==> flow/design.v <==
`timescale 1ns / 1ps
module RegisterFile(
input wire[3:0] RS,
input wire [3:0] RT,
input wire [3:0] RD,
input wire [23:0] WriteData,
output wire [23:0] ReadRS,
output wire [23:0] ReadRT,
input wire RegWrite,
input wire Clock);
reg[23:0] Registers[15:0];
integer i;
initial
begin
    for(i = 0; i < 16; i = i + 1)begin
       Registers[i] = 24'd0; 
       end
end
always @ (posedge Clock)
begin
if(RegWrite) Registers[RD] <= WriteData;
end
assign ReadRS = Registers[RS];
assign ReadRT = Registers[RT];
endmodule
### Step by step through the tools: RegisterFile

What the tools print for RegisterFile, step after step.
Line numbers count from 1 in the design file above.
Operators carry their Yosys type and port widths (W data, S select, Z words).
Library cell names are shortened.
Not given: -

| set-up | value |
|---|---|
| top module | RegisterFile |
| clock | Clock |
| cell library | sky130hd |
| library corner | tt_025C_1v80 |

### Word level

Source: Yosys, flattened and elaborated, memories not mapped. Widths are those after wreduce; folded enables and synchronous resets count as part of the registers. Registers that Yosys merges into a memory's read port (data or address) are not register bits. Print and check cells do not count. Equal cells are merged and count once.
Yosys's memory passes give these memory sizes; they may raise the number of words (mostly to a power of two), join words into wider ones and drop unused or constant bits.

| operators by class | value |
|---|---|
| mux-type cells | 3 |

Operator list:

| operator | number |
|---|---|
| $mux W24 | 1 |
| $mux W4 | 1 |
| $mux W1 | 1 |

| bit counts | value |
|---|---|
| memories kept | 1 |
| RAM bits | 384 |
| flip-flop bits (word level) | 0 |
| input bits | 38 |
| output and inout port bits | 48 |
| cells after elaboration | 4 |

Memory list:

| memory | depth | width | read ports | write ports | RTL line | text |
|---|---|---|---|---|---|---|
| Registers | 16 | 24 | 2 | 1 | 11 | `reg[23:0] Registers[15:0];` |

### Depth

Yosys ltp: most cells in a row. Word level: on the elaborated netlist, between registers, memories and ports. Mapped: between sequential cells and ports; inverters and the memories' decode and read muxes count.

| depth | value |
|---|---|
| word-level depth | 1 |
| ABC_AREA | 0 |
| depth in mapped cells | 6 |
| gate-level depth less buffers | 3 |

### Mapped cells and area

The flow's flattened synthesis, as Yosys stat reports it; memories are mapped. The netlist is that of the ABC_AREA named above (0 if unset); the other value can give another one.

| mapped netlist | value |
|---|---|
| sequential part of the area | 11531.1 µm² |
| mapped cells | 817 |
| buffers | 66 |
| synthesis area | 17260.3 µm² |
| flip-flop cells | 384 |

Cell types:

| type | number | total area (µm²) |
|---|---|---|
| edfxtp_1 | 384 | 1.15E+04 |
| mux4_2 | 192 | 4.32E+03 |
| a22oi_1 | 96 | 720.691 |
| nand2_1 | 49 | 183.926 |
| clkbuf_1 | 35 | 131.376 |
| buf_6 | 10 | 112.608 |
| buf_2 | 21 | 105.101 |
| nor2_1 | 14 | 52.55 |
| nor2b_1 | 4 | 25.024 |
| nor3_1 | 4 | 20.019 |
| nand3b_1 | 2 | 15.014 |
| and2_1 | 2 | 12.512 |
| nand2b_1 | 2 | 12.512 |
| or3b_2 | 1 | 8.758 |
| nand3_1 | 1 | 5.005 |

### Timing after synthesis

Path of least setup slack by OpenSTA after synthesis, without wires, with an ideal clock, recovery checks aside; 20% of the period is set as input and as output delay. Where synthesis merged equal registers, the netlist keeps one of their names.

| path after synthesis | value |
|---|---|
| path type | input port to flip-flop |
| start point | input port RD[2] |
| end point | memory Registers[0][0] |
| external input delay | 0.630 ns |
| buffers on the path | 0 |
| data arrival time | 2.812 ns |
| data required time | 2.715 ns |
| time at the first pin | 0.630 ns |
| clock period | 3.15 ns |
| setup time | 0.435 ns |
| setup slack | -0.097 ns |
| stages on the path | 2 |
| delay of the path | 2.617 ns |
| synthesis period reached | 3.247 ns |

"delay of the path" is the arrival time less input delay plus setup time.
"stages on the path" counts driving pins, that of a launching flip-flop among them; a cell with two outputs on the path counts twice.
"synthesis period reached" is the clock period less the worst setup slack; recovery checks do not enter. This is arithmetic on one report: input and output delays are still those of the set period (20% each).
Between the ends stands the longest chain of elaborated cells between them, by number of cells; it is not shown to be the way that was timed. Of several equally long chains one is given.
A line is the first line of the expression or statement that the cell stems from. Yosys adds cells for indexed reads and writes and turns some case tables into memories.

| between the ends, after synthesis | value |
|---|---|
| path through | or3b_2 nor3_1 |
| length of the longest elaborated chain | 1 |
| elaborated cells on any way between the ends | 1 |
| RTL lines with such cells | 1 |
| classes of those cells | mux (1) |

Ends and longest elaborated chain, after synthesis:

| what | RTL line | text |
|---|---|---|
| start, declared | 5 | `input wire [3:0] RD,` |
| $mux W4 | 21 | `if(RegWrite) Registers[RD] <= WriteData;` |
| end, declared | 11 | `reg[23:0] Registers[15:0];` |

### Worst path after layout

Path of least setup slack in the final report of job 1 (OpenROAD, finished layout, wires in). Where an end is a register, its clock arrival counts in the times.

| path post-layout | value |
|---|---|
| path type | input port to output port |
| start point | input port RS[3] |
| end point | output port ReadRS[9] |
| time at the first pin | 0.72 ns |
| data required time | 2.88 ns |
| buffers on the path | 3 |
| data arrival time | 2.70 ns |
| stages on the path | 6 |
| clock period | 3.6 ns |
| external input delay | 0.72 ns |
| setup slack | 0.18 ns |
| external output delay | 0.72 ns |

Between the ends stands the longest chain of elaborated cells between them, by number of cells; it is not shown to be the way that was timed. Of several equally long chains one is given.
A memory read counts as a cell of the chain, while the word-level depth stops at memories.

| between the ends, post-layout | value |
|---|---|
| path through | clkdlybuf4s50_1 nor2b_4 buf_4 a22oi_1 nand2_1 clkdlybuf4s50_1 |
| length of the longest elaborated chain | 1 |
| elaborated cells on any way between the ends | 1 |
| RTL lines with such cells | 1 |
| classes of those cells | memory (1) |

Ends and longest elaborated chain, post-layout:

| what | RTL line | text |
|---|---|---|
| start, declared | 3 | `input wire[3:0] RS,` |
| $mem_v2 Z16 W24 | 11 | `reg[23:0] Registers[15:0];` |
| end, declared | 7 | `output wire [23:0] ReadRS,` |

Add stored flow runs of RegisterFile

Stored flow runs of RegisterFile (2 of them; Yosys, OpenROAD, sky130hd). They differ in their settings and are not a sequence. Constraints: input delay and output delay 20% of the set period each, output load 0.01 pF.
"critical setup path time" is the time allowed to the run's worst setup path (the clock period less input and output delay, where it has them) less its slack. Clock arrival times count: a late capture clock shortens it, a late launch clock lengthens it.

#### Job 1

| setting | value |
|---|---|
| period_ns | `3.6` |
| CORE_UTILIZATION | `32` |
| CAP_MARGIN | `20` |
| CORE_MARGIN | `2` |
| SLEW_MARGIN | `20` |

| result | value |
|---|---|
| post-layout utilization | 38.8% |
| std-cell area (final layout) | 20817.5 µm² |
| die size | 55811.7 µm² |
| setup slack of the worst path | 0.177 ns |
| final setup TNS | 0.000 ns |
| critical setup path time | 1.98 ns |
| worst setup path kind | input port to output port |
| area of the synthesized netlist | 17260.3 µm² |
| worst hold slack in the final report | 1.093 ns |

#### Job 2

| setting | value |
|---|---|
| period_ns | `3.77` |
| CORE_UTILIZATION | `21` |
| SETUP_SLACK_MARGIN | `0.38` |
| PLACE_DENSITY | `0.4` |
| CORE_ASPECT_RATIO | `1.43` |
| CORE_MARGIN | `7` |
| CELL_PAD_IN_SITES_DETAIL_PLACEMENT | `0` |
| CTS_CLUSTER_DIAMETER | `356` |
| CAP_MARGIN | `5` |
| MAX_ROUTING_LAYER | `met4` |
| SLEW_MARGIN | `20` |

| result | value |
|---|---|
| worst hold slack in the final report | 1.145 ns |
| critical setup path time | 1.90 ns |
| worst setup path kind | input port to output port |
| final setup TNS | 0.000 ns |
| setup slack of the worst path | 0.367 ns |
| post-layout utilization | 26.9% |
| std-cell area (final layout) | 21917.3 µm² |
| area of the synthesized netlist | 17260.3 µm² |
| die size | 90543.8 µm² |
